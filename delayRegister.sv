==> flow/design.v <==
module delayRegister (
    input clk,rst,
    input [3:0] wmask_in,
    input [4:0] rs1_in,rs2_in,
    input [31:0] instruction_in,
    input [31:0] rs1_data_in, rs2_data_in,
    input [31:0] current_pc_in,
    input [31:0] pc_w_in,
    input [31:0] store_data_in,
    output reg [3:0] wmask_out,
    output reg [4:0] rs1_out,rs2_out,
    output reg [31:0] instruction_out,
    output reg [31:0] rs1_data_out,rs2_data_out,
    output reg [31:0] current_pc_out,
    output reg [31:0] pc_w_out,
    output reg [31:0] store_data_out
);
    reg [31:0] instruction_1_delay ; 
    reg [31:0] rs1_data_1_delay, rs2_data_1_delay;
    reg [31:0] pc_w_1_delay ;
    always @(posedge clk) begin
        if (rst) begin
            wmask_out <= 4'b0;
            rs1_out <= 5'b0;
            rs2_out <= 5'b0;
            instruction_out <= 32'b0;
            rs1_data_out <= 32'b0;
            rs2_data_out <= 32'b0;
            current_pc_out<=32'b0;
            pc_w_out<=32'b0;
            store_data_out<=32'b0;
        end
        else begin
            wmask_out <= wmask_in;
            rs1_out <= rs1_in;
            rs2_out <= rs2_in;
            instruction_1_delay <= instruction_in;
            instruction_out <= instruction_1_delay;
            rs1_data_1_delay <= rs1_data_in;
            rs2_data_1_delay <= rs2_data_in;
            rs1_data_out <= rs1_data_1_delay;
            rs2_data_out <= rs2_data_1_delay;
            current_pc_out<=current_pc_in;
            pc_w_1_delay<=pc_w_in;
            pc_w_out<=pc_w_1_delay;
            store_data_out<=store_data_in;
        end
    end 
endmodule
# Reports on delayRegister
# What the tools print for delayRegister, step after step.
# Lines are those of the file above, counted from 1.
# A cell with -- has no value.
[inputs] top_module="delayRegister" clk_port="clk" lib="sky130hd" pvt_corner="tt_025C_1v80"

# Elaborated design
# Yosys after proc, flatten, opt, wreduce and memory -nomap, before mapping. Enables and synchronous resets that opt folds into registers are not counted as muxes. Memory bits, and registers merged into a memory's read port (data or address), are not among the register bits. Print and check cells are not counted. Equal cells are merged and count once.
[word_totals] ff_bits=334 latch_bits=0 ramBits=0 rom_bits=0 clocked_rd_ports_x_width=0 n_memories=0 output_inout_bits=206 elab_cells=13
[classes] addsub=0 multipliers=0 div=0 compare=0 n_eq=0 n_shift=0 n_mux=0 bitwise=0 reduce_and_logical=0

# Depth
# Yosys ltp: most cells in a row. Word level: on the elaborated netlist, between registers, memories and ports. Mapped: between sequential cells and ports; inverters and the memories' decode and read muxes count.
[logic_depth] word_depth=0 abc_area=0 mapped_depth=4 depth_no_buf=1

# Synthesis result
# Source: synth_stat.txt of the flow (Yosys; design flattened, memories mapped). It holds for the ABC_AREA given above (unset counts as 0); a run with the other value may have another netlist.
[types] type="sky130_fd_sc_hd__dfxtp_1" count=206
[types] type="sky130_fd_sc_hd__edfxtp_1" count=128
[types] type="sky130_fd_sc_hd__nor2b_2" count=90
[types] type="sky130_fd_sc_hd__nor2b_1" count=116
[types] type="sky130_fd_sc_hd__buf_6" count=16
[types] type="sky130_fd_sc_hd__buf_2" count=7
[types] type="sky130_fd_sc_hd__inv_1" count=1
[synth_totals] mapped_cells=564 yosys_area_um2=9700.6 ffs=334 buffers=23

# Timing after synthesis
# OpenSTA on the mapped netlist: ideal clock, no wires. The path of least setup slack (recovery checks aside). Input and output delay are each 20% of the period. Register names are those of the netlist, which keeps one name where synthesis merged equal registers.
[synth_path] path_kind="input -> register" start="input rst" end="register instruction_1_delay[0]" clock_period_ns=4.34 input_delay_ns=0.868 t_first_pin_ns=0.868 arrival_ns=3.638 path_slack_ns=0.221 path_delay_ns=3.251 path_stages=3 path_buffers=2 synth_period_reached_ns=4.119
# "path_delay_ns" = arrival - input delay + setup time.
# "path_stages" counts driving pins, that of a launching flip-flop among them; a cell with two outputs on the path counts twice.
# "synth_period_reached_ns" = period - worst setup slack (recovery checks aside). The figure is calculated, with input and output delays left at 20% of the set period.
[synth_via] cell_sequence="sky130_fd_sc_hd__buf_6 -> sky130_fd_sc_hd__buf_2 -> sky130_fd_sc_hd__inv_1" elab_chain_cells=0
[synth_rtl] item="from (decl)" line=2 source="input clk,rst,"
[synth_rtl] item="to (assign)" line=37 source="instruction_1_delay <= instruction_in;"
[synth_rtl] item="to (decl)" line=18 source="reg [31:0] instruction_1_delay ;"

# Path in the finished layout
# Path of least setup slack in the final report of stored run 1 (OpenROAD, finished layout, wires in). Where an end is a register, its clock arrival counts in the times.
[layout_path] path_kind="register -> output" start="register instruction_out[23]" end="output instruction_out[23]" clock_period_ns=4.97 output_delay_ns=0.99 t_first_pin_ns=0.53 arrival_ns=1.45 path_slack_ns=2.53 path_stages=2 path_buffers=1
[layout_via] cell_sequence="sky130_fd_sc_hd__dfxtp_1 -> sky130_fd_sc_hd__clkdlybuf4s50_1" elab_chain_cells=0
[layout_rtl] item="from (decl)" line=12 source="output reg [31:0] instruction_out,"
[layout_rtl] item="from (assign)" line=26 source="instruction_out <= 32'b0;"
[layout_rtl] item="from (assign)" line=38 source="instruction_out <= instruction_1_delay;"
[layout_rtl] item="to (decl)" line=12

Settings and measured results of 2 stored flow runs for module delayRegister (sky130hd), not sorted in any way. The constraints put input and output delay at 20% of the set period each and load the outputs with 0.01 pF.
"period_reached_ns": clock period set for the run, less the worst setup slack. It is reckoned from that one timing run; input and output delays stay at 20% of the period that was set.
"worstPathTime_ns" means the part of the period allowed to the worst setup path (the constraints hold back 20% at inputs and 20% at outputs) less its slack; where the path has registers, the arrival times of their clocks count too.
"final_power_uw": no workload was simulated; the value follows from the tool's default switching activity.

[flow] stored run 1: files
==> flow/run.sh <==
#!/bin/bash
# the make line also repeats the synthesis and layout settings of config.mk as NAME=value (left out here)
make -C /OpenROAD-flow-scripts/flow DESIGN_CONFIG=/design/flow/config.mk WORK_HOME=/design/flow/orfs CLKGATE_MAP_FILE= finish
==> flow/config.mk <==
export PLATFORM = sky130hd
export DESIGN_NAME = delayRegister
export DESIGN_NICKNAME = delayRegister
export VERILOG_FILES = /design/flow/design.v
export SDC_FILE = /design/flow/constraint.sdc
export NUM_CORES = 4
export LEC_CHECK = 0
export CAP_MARGIN = 20
export CORE_ASPECT_RATIO = 0.71
export CORE_MARGIN = 2
export CORE_UTILIZATION = 47
export CTS_CLUSTER_SIZE = 49
export MAX_ROUTING_LAYER = met5
export MIN_ROUTING_LAYER = met2
export PLACE_DENSITY_LB_ADDON = 0.23
export SETUP_SLACK_MARGIN = 0.76
export SLEW_MARGIN = 10
==> flow/constraint.sdc <==
create_clock -name core_clock -period 4.97 [get_ports {clk}]
set_input_delay 0.9940 -clock core_clock [delete_from_list [all_inputs] [get_ports {clk}]]
set_output_delay 0.9940 -clock core_clock [all_outputs]
set_load 0.01 [all_outputs]

[flow] stored run 1: metrics
[metrics] yosys_chip_area_um2 = 9700.6
[metrics] die_area_um2 = 21822.1
[metrics] final_util_pct = 73.5
[metrics] fin_ws_ns = 2.529
[metrics] timing.setup.tns_ns = 0.000
[metrics] hold_ws_ns = 0.444
[metrics] final_power_uw = 5866
[metrics] period_reached_ns = 2.441
[metrics] worstPathTime_ns = 1.45
[metrics] critical_path_type = register -> output

[flow] stored run 2: files
==> flow/run.sh <==
#!/bin/bash
# the make line also repeats the synthesis and layout settings of config.mk as NAME=value (left out here)
make -C /OpenROAD-flow-scripts/flow DESIGN_CONFIG=/design/flow/config.mk WORK_HOME=/design/flow/orfs CLKGATE_MAP_FILE= finish
==> flow/config.mk <==
export PLATFORM = sky130hd
export DESIGN_NAME = delayRegister
export DESIGN_NICKNAME = delayRegister
export VERILOG_FILES = /design/flow/design.v
export SDC_FILE = /design/flow/constraint.sdc
export NUM_CORES = 4
export LEC_CHECK = 0
export CAP_MARGIN = 5
export CELL_PAD_IN_SITES_GLOBAL_PLACEMENT = 2
export CORE_ASPECT_RATIO = 0.92
export CORE_MARGIN = 2
export CORE_UTILIZATION = 55
export GPL_ROUTABILITY_DRIVEN = 1
export PLACE_DENSITY = 0.6
export SETUP_SLACK_MARGIN = 2.39
export SLEW_MARGIN = 30
==> flow/constraint.sdc <==
create_clock -name core_clock -period 8.08 [get_ports {clk}]
set_input_delay 1.6160 -clock core_clock [delete_from_list [all_inputs] [get_ports {clk}]]
set_output_delay 1.6160 -clock core_clock [all_outputs]
set_load 0.01 [all_outputs]

[flow] stored run 2: incomplete, placement halted on GPL-0301
